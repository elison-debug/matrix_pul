==> flow/design.v <==
`timescale 1ns / 1ns
module A_buffer(
    input  clk,
    input  rst,
    input  load_A_en,
    input  valid_input,
    input  [31:0]PWDATA,
    output reg load_A_done, 
    output [71:0]  A_input
);
    reg [1:0] count;
    reg [1:0] count_next;
    reg [71:0] rom_out;
    reg [71:0] rom_out_next;
    assign A_input = rom_out;
always @(posedge clk or negedge rst) begin
    if(!rst) begin
        count   <= 2'b0;
        rom_out <= 72'b0;
    end
    else begin
        count   <= count_next;
        rom_out <= rom_out_next;
    end
end
always @(*) begin
    count_next = count;
    rom_out_next = rom_out;
    load_A_done = 1'b0;
    if(load_A_en && valid_input)begin
        case (count)
            2'b00,2'b01: begin
                rom_out_next = {rom_out_next[39:0], PWDATA};
                count_next = count + 1'b1;  
            end
            2'b10: begin
                rom_out_next = {rom_out_next[63:0], PWDATA[7:0]};
                count_next = 2'b00;  
                load_A_done = 1'b1;  
            end
            default: begin
                count_next = count;
            end
        endcase
    end
end
endmodule
From RTL to reports: A_buffer:

What the tools print for A_buffer, step after step.
Line numbers count from 1 in the design file above.
Cell names lack the library's common part.
A cell with - has no value.

* top: A_buffer
* clock input: clk
* cell library: sky130hd
* library corner: tt_025C_1v80

Word level:

Yosys after proc, flatten, opt, wreduce and memory -nomap, before mapping. Memory bits, and registers merged into a memory's read port (data or address), are not among the register bits. Print and check cells are not counted. Equal cells are merged and count once.

* clocked read ports x word width: 0
* register bits after elaboration: 74
* memories kept: 0
* latch bits: 0
* output and inout port bits: 73
* input port bits: 36
* ROM bits: 0
* bits in writable memories: 0
* word-level cells: 14

* magnitude comparators: 0
* multiply operators: 0
* $add $sub $neg: 1
* eq/ne operators: 2
* multiplexer cells: 4
* divide/modulo/power cells: 0
* shift-type cells: 0
* reductions and logical operators: 5
* bitwise logic cells: 0

Operator list (number)
* 72-bit case mux with 2-bit select: 1
* 2-bit case mux with 2-bit select: 1
* 2-bit by 1-bit adder with 2-bit output with constant B: 1
* 2-bit by 1-bit equality test with 1-bit output with constant B: 1
* 2-bit equality test with constant B: 1
* 2-bit logical NOT: 1
* 2-bit AND reduction: 1
* 2-bit nonzero test: 1
* 2-bit OR reduction: 1
* 1-bit 2-to-1 mux: 2
* 1-bit logical AND: 1

Logic depth:

Yosys ltp: most cells in a row. Word level: on the elaborated netlist, between registers, memories and ports. Mapped: between sequential cells and ports; inverters and the memories' decode and read muxes count.

* word-level depth: 4
* ABC_AREA: 0
* gate-level depth with buffers: 5
* gate-level depth less buffers: 3

Netlist:

The flow's flattened synthesis, as Yosys stat reports it; memories are mapped. The netlist is that of the ABC_AREA named above (0 if unset); the other value can give another one.

* area of sequential cells: 1851.8 um2
* chip area (Yosys): 3728.6 um2
* flip-flops: 74
* cell count: 231
* buffers: 14

Cell types
* dfrtp_1: number 74, area in all 1.85E+03 um2
* mux2_2: number 88, area in all 990.95 um2
* mux2_4: number 49, area in all 735.706 um2
* buf_6: number 6, area in all 67.565 um2
* buf_2: number 8, area in all 40.038 um2
* nand2b_4: number 1, area in all 13.763 um2
* a21oi_2: number 1, area in all 8.758 um2
* xor2_1: number 1, area in all 8.758 um2
* nor2_1: number 2, area in all 7.507 um2
* nand2_1: number 1, area in all 3.754 um2

Worst setup path after synthesis:

OpenSTA on the mapped netlist: ideal clock, no wires. The path of least setup slack (recovery checks aside). Input and output delay are each 20% of the period. Register names are those of the netlist, which keeps one name where synthesis merged equal registers.

* path kind: input -> register
* start point: input port load_A_en
* end point: register rom_out[0]
* arrival: 1.390 ns
* buffers on the path: 1
* external input delay: 0.466 ns
* setup time: 0.125 ns
* slack: 0.815 ns
* driving pins on the path: 4
* data required time: 2.205 ns
* period: 2.33 ns
* path delay: 1.049 ns
* time at the first pin: 0.466 ns
* synthesis period reached: 1.515 ns

"path delay" is the arrival time less input delay plus setup time.
"driving pins on the path": output pins that drive a net of the path, with the launching flip-flop's if there is one; two outputs of one cell count as two.
"synthesis period reached" is the clock period less the worst setup slack; recovery checks do not enter. This is arithmetic on one report: input and output delays are still those of the set period (20% each).
Between the ends stands the longest chain of elaborated cells between them, by number of cells; it is not shown to be the way that was timed. Of several equally long chains one is given.
Each line given opens the expression or statement behind the cell; cells for indexed reads and writes are added by Yosys, which also makes memories of some case tables.

* cell sequence: nand2_1 -> a21oi_2 -> buf_2 -> mux2_2
* cells in the longest elaborated chain: 2
* elaborated cells on any way between the ends: 2
* source lines of those cells: 1
* classes of those cells: 2 x reduce/logical

Ends and longest elaborated chain, post-synthesis
* from (decl): line 5 `input  load_A_en,`
* 1-bit logical AND: line 30 `if(load_A_en && valid_input)begin`
* 2-bit AND reduction
* to (assign): line 19 `rom_out <= 72'b0;`
* to (assign): line 23 `rom_out <= rom_out_next;`
* to (decl): line 13 `reg [71:0] rom_out;`

Worst path after layout:

From the final timing report of run 1: the path of least setup slack in the routed layout; clock arrival at registers is part of the times.

* path kind: register -> register
* start point: register count[1]
* end point: register rom_out[22]
* setup time: 0.11 ns
* data required time: 1.59 ns
* period: 1.36 ns
* buffers on the path: 4
* driving pins on the path: 7
* arrival: 1.82 ns
* time at the first pin: 0.34 ns
* slack: -0.22 ns

Between the ends stands the longest chain of elaborated cells between them, by number of cells; it is not shown to be the way that was timed. Of several equally long chains one is given.

* cell sequence: dfrtp_1 -> buf_6 -> a21oi_4 -> buf_6 -> buf_12 -> buf_16 -> mux2_4
* cells in the longest elaborated chain: 4
* elaborated cells on any way between the ends: 7
* source lines of those cells: 1
* classes of those cells: 2 x eq/ne; 1 x mux; 4 x reduce/logical

Ends and longest elaborated chain, after layout
* from (decl): line 11 `reg [1:0] count;`
* from (assign): line 18 `count   <= 2'b0;`
* from (assign): line 22 `count   <= count_next;`
* 2-bit logical NOT: line 31 `case (count)`
* 2-bit OR reduction: line 31
* 2-bit nonzero test
* 2-bit AND reduction
* to (assign): line 19 `rom_out <= 72'b0;`
* to (assign): line 23 `rom_out <= rom_out_next;`
* to (decl): line 13 `reg [71:0] rom_out;`

# Flow runs of A_buffer

Design A_buffer on sky130hd. What follows are 2 stored runs of the flow, each under its own settings; their order means nothing. The constraints put input and output delay at 20% of the set period each and load the outputs with 0.01 pF.
By "achieved period" is meant the clock period of the run minus its worst setup slack. This is arithmetic on one report: input and output delays are still those of the set period (20% each).
"total power of the final layout": no workload was simulated; the value follows from the tool's default switching activity.

### Run 1

Settings: `period_ns=1.36`, `CORE_UTILIZATION=46`, `PLACE_DENSITY=0.83`, `CELL_PAD_IN_SITES_DETAIL_PLACEMENT=0`, `GPL_ROUTABILITY_DRIVEN=0`, `CTS_CLUSTER_DIAMETER=86`, `MIN_ROUTING_LAYER=met2`, `MAX_ROUTING_LAYER=met5`, `CAP_MARGIN=20`, `CORE_MARGIN=2`, `SLEW_MARGIN=20`

- Total power of the final layout: 15.177 mW
- Worst slack on setup checks: -0.221 ns
- Synthesized cell area: 3728.6 um2
- Die outline area: 8841.6 um2
- Standard-cell area of the final layout: 6070.8 um2
- Achieved period: 1.581 ns

### Run 2

Settings: `period_ns=3.06`, `CAP_MARGIN=20`, `CORE_MARGIN=2`, `CORE_UTILIZATION=40`, `SLEW_MARGIN=20`

- Total power of the final layout: 5.781 mW
- Worst slack on setup checks: 0.577 ns
- Synthesized cell area: 3728.6 um2
- Die outline area: 10109.3 um2
- Standard-cell area of the final layout: 5104.9 um2
- Achieved period: 2.483 ns
