==> flow/design.v <==
`timescale 1ns / 1ns
module ALU(
    input  clk,
    input  rst,
    input        ALU_en,  
    input [71:0] A_input,
    input [23:0] X_reg1,
    input [23:0] X_reg2,
    input [23:0] X_reg3,
    output [19:0] sum,      
    output reg web 
);  
    wire web_next;  
    assign web_next = ALU_en;  
    reg [16:0]  MU1_r;
    reg [16:0]  MU2_r;
    reg [16:0]  MU3_r;
    reg [16:0]  MU4_r;
    reg [16:0]  MU5_r;
    reg [16:0]  MU6_r;
    reg [16:0]  MU7_r;
    reg [16:0]  MU8_r;
    reg [16:0]  MU9_r;
    reg [16:0]  MU1_next,MU2_next,MU3_next,MU4_next;
    reg [16:0]  MU5_next,MU6_next,MU7_next,MU8_next,MU9_next;
    wire [17:0] sum0 = MU1_r + MU2_r;
    wire [17:0] sum1 = MU3_r + MU4_r;
    wire [17:0] sum2 = MU5_r + MU6_r;
    wire [17:0] sum3 = MU7_r + MU8_r;
    wire [18:0] sum4 = sum0 + sum1;
    wire [18:0] sum5 = sum2 + sum3;
    wire [19:0] sum6 = sum4 + sum5;
    assign sum  = sum6 + MU9_r;
    always @(posedge clk or negedge rst) begin
        if(!rst) begin
            web   <= 0; 
            MU1_r <= 17'b0; MU2_r <= 17'b0; MU3_r <= 17'b0; MU4_r <= 17'b0;
            MU5_r <= 17'b0; MU6_r <= 17'b0; MU7_r <= 17'b0;
            MU8_r <= 17'b0; MU9_r <= 17'b0;
        end
        else begin
            web   <= web_next;
            MU1_r <= MU1_next; 
            MU2_r <= MU2_next; 
            MU3_r <= MU3_next; 
            MU4_r <= MU4_next;
            MU5_r <= MU5_next;
            MU6_r <= MU6_next;
            MU7_r <= MU7_next;
            MU8_r <= MU8_next;
            MU9_r <= MU9_next;
        end
    end
    always @(*) begin
        if (ALU_en) begin
            MU1_next = A_input[71:64]*X_reg1[7 : 0];
            MU2_next = A_input[63:56]*X_reg1[15: 8];
            MU3_next = A_input[55:48]*X_reg1[23:16];
            MU4_next = A_input[47:40]*X_reg2[7 : 0];
            MU5_next = A_input[39:32]*X_reg2[15: 8];
            MU6_next = A_input[31:24]*X_reg2[23:16];
            MU7_next = A_input[23:16]*X_reg3[7 : 0];
            MU8_next = A_input[15: 8]*X_reg3[15: 8];
            MU9_next = A_input[7 : 0]*X_reg3[23:16];
        end
        else begin
            MU1_next = 17'b0; MU2_next = 17'b0; MU3_next = 17'b0; MU4_next = 17'b0;
            MU5_next = 17'b0; MU6_next = 17'b0; MU7_next = 17'b0;
            MU8_next = 17'b0; MU9_next = 17'b0;
        end
    end 
endmodule
# From RTL to reports: ALU
# Tool output for the design above, in the order of the flow.
# Line numbers count from 1 in the design file above.
# Operators: Yosys type, input widths -> output width; for muxes data width and select width s.
# Library cell names are shortened.
# A cell with n/a has no value.
# setup
design	ALU
clock_port	clk
library	sky130hd
lib_corner	tt_025C_1v80

# After elaboration
# Counts by Yosys on the flattened word-level netlist (proc, flatten, opt, wreduce; memories kept). Register bits leave out memories and registers merged into their read ports (data or address); mux counts leave out enables and synchronous resets folded into registers. Print and check cells are left out. Cells with the same type and inputs are merged into one.
# bits
output_inout_bits	21
register_bits	145
inputBits	147
# classes
n_mul	9
n_mux	9
n_addsub	8
# ops
cell	count
$mul 8x8->16	9
$mux 16	9
$add 16x16->17	4
$add 18x18->19	2
$add 19x19->20	1
$add 20x16->20	1

# Depth
# Depth = most cells in a row (Yosys ltp): at word level without a register or memory, in the mapped netlist without a sequential cell, where the memories' decode and read muxes count.
# depth
word_depth	4
ABC_AREA	0
depth_mapped	21
mapped_depth_nobuf	21

# Synthesis result
# Source: synth_stat.txt of the flow (Yosys; design flattened, memories mapped). It holds for the ABC_AREA given above (unset counts as 0); a run with the other value may have another netlist.
# Totals and module areas in this step are rounded.
# synth_totals
ff_cells	145
cell_count	3022
area_um2	27270
# by_type
cell_type	count
fa_1	377
ha_1	409
dfrtp_1	145
and2_1	318
inv_1	505
nand2_1	354
xnor2_1	94
a21oi_1	110
nor2_1	135
o21ai_0	95
a21o_1	57
xor2_1	44
a211oi_1	48
o21a_1	30
clkbuf_1	42
nor3_1	29
a31oi_1	19
and3_1	18
# Not listed: further types 45, cells in them 193.

# Worst setup path after synthesis
# OpenSTA on the mapped netlist: ideal clock, no wires. The path of least setup slack (recovery checks aside). Input and output delay are each 20% of the period. Register names are those of the netlist, which keeps one name where synthesis merged equal registers.
# synth_path
path_kind	reg-to-output
start	register MU3_r[0]
end	output port sum[17]
t_first_pin_ps	0
setup_slack_ps	1023
required_ps	5824
path_stages	20
clock_period_ps	7280
arrival_ps	4801
delay_ps	4801
synth_period_reached_ps	6257
# "delay_ps" is the arrival time less input delay plus setup time.
# A path that ends at an output port has no setup time.
# "path_stages" counts driving pins, that of a launching flip-flop among them; a cell with two outputs on the path counts twice.
# "synth_period_reached_ps" = period - worst setup slack (recovery checks aside). The figure is calculated, with input and output delays left at 20% of the set period.
# Between the ends stands the longest chain of elaborated cells between them, by number of cells; it is not shown to be the way that was timed. Of several equally long chains one is given.
# A line is the first line of the expression or statement that the cell stems from. Yosys adds cells for indexed reads and writes and turns some case tables into memories.
# synth_via
cell_sequence	dfrtp_1 ha_1 inv_1 fa_1 nor2b_4 o31a_1 o31ai_4 a22o_4 or4b_1 o211ai_1 fa_1 fa_1 fa_1 ha_1 and3_1 and3_1 a221oi_1 o21ai_0 a21oi_1 xnor2_1
elab_chain_cells	4
cells_between	4
lines_between	4
classes_between	add/sub (4)
# synth_lines
element	line	rtl
start: assignment	37	MU1_r <= 17'b0; MU2_r <= 17'b0; MU3_r <= 17'b0; MU4_r <= 17'b0;
start: assignment	45	MU3_r <= MU3_next;
$add 16x16->17	27	wire [17:0] sum1 = MU3_r + MU4_r;
$add 18x18->19	30	wire [18:0] sum4 = sum0 + sum1;
$add 19x19->20	32	wire [19:0] sum6 = sum4 + sum5;
$add 20x16->20	33	assign sum  = sum6 + MU9_r;
end: declaration	10	output [19:0] sum,

# Worst path after layout
# From the final timing report of flow run A: the path of least setup slack in the routed layout; clock arrival at registers is part of the times.
# The path's times are printed in steps of 10 ps; the period is the one set.
# layout_path
path_kind	reg-to-output
start	register MU3_r[0]
end	output port sum[18]
arrival_ps	5520
t_first_pin_ps	440
setup_slack_ps	-250
clock_period_ps	6590
required_ps	5270
path_stages	22
# Between the ends stands the longest chain of elaborated cells between them, by number of cells; it is not shown to be the way that was timed. Of several equally long chains one is given.
# layout_via
cell_sequence	dfrtp_1 ha_2 inv_2 fa_2 nor2b_4 o31a_1 o31ai_4 a22o_4 or4b_1 o211ai_1 fa_1 fa_2 fa_1 ha_4 a21o_1 a221oi_4 buf_4 o21a_1 o41ai_4 mux2i_1 nand2_1 buf_6
elab_chain_cells	4
cells_between	4
lines_between	4
classes_between	add/sub (4)
# layout_lines
element	line	rtl
start: assignment	37	MU1_r <= 17'b0; MU2_r <= 17'b0; MU3_r <= 17'b0; MU4_r <= 17'b0;
start: assignment	45	MU3_r <= MU3_next;
$add 16x16->17	27	wire [17:0] sum1 = MU3_r + MU4_r;
$add 18x18->19	30	wire [18:0] sum4 = sum0 + sum1;
$add 19x19->20	32	wire [19:0] sum6 = sum4 + sum5;
$add 20x16->20	33	assign sum  = sum6 + MU9_r;
end: declaration	10	output [19:0] sum,

# Design ALU on sky130hd. What follows are 2 stored runs of the flow, each under its own settings; their order means nothing. The constraints put input and output delay at 20% of the set period each and load the outputs with 0.01 pF.
# "clock_period_reached_ps": clock period set for the run, less the worst setup slack. It is reckoned from that one timing run; input and output delays stay at 20% of the period that was set.
# "worst_path_time_ps": the worst setup path's part of the clock period (all of it between registers, 20% less for each end at a port) less its slack. A launch clock that arrives late makes it longer, a capture clock that arrives late makes it shorter.
# "worst_path_time_ps" is given in steps of 10 ps.
# Values from the reports are rounded here.
# A setting shown as n/a is not set for that run.
# Results: n/a = not shown.
run	period_ns	CORE_UTILIZATION	PLACE_DENSITY	CORE_ASPECT_RATIO	CORE_MARGIN	CELL_PAD_IN_SITES_GLOBAL_PLACEMENT	CELL_PAD_IN_SITES_DETAIL_PLACEMENT	ABC_AREA	GPL_ROUTABILITY_DRIVEN	CTS_CLUSTER_SIZE	CAP_MARGIN	SLEW_MARGIN	PLACE_DENSITY_LB_ADDON	TNS_END_PERCENT	CTS_CLUSTER_DIAMETER	MIN_ROUTING_LAYER	yosys_chip_area_um2	final_die_area_um2	final_cell_area_um2	final_util_frac	ws_setup_ps	clock_period_reached_ps	worst_path_time_ps	critical_path_kind
flow run A	6.59	21	0.53	1.32	5	1	0	0	1	96	30	20	n/a	n/a	n/a	n/a	27270	137300	33170	0.256	-247	6837	5520	reg-to-output
flow run B	4.2	57	n/a	0.71	8	3	n/a	n/a	0	93	25	20	0.16	40	203	met1	n/a	n/a	n/a	n/a	n/a	n/a	n/a	n/a
# Flow run B: no final report: placement broke off with FLW-0024
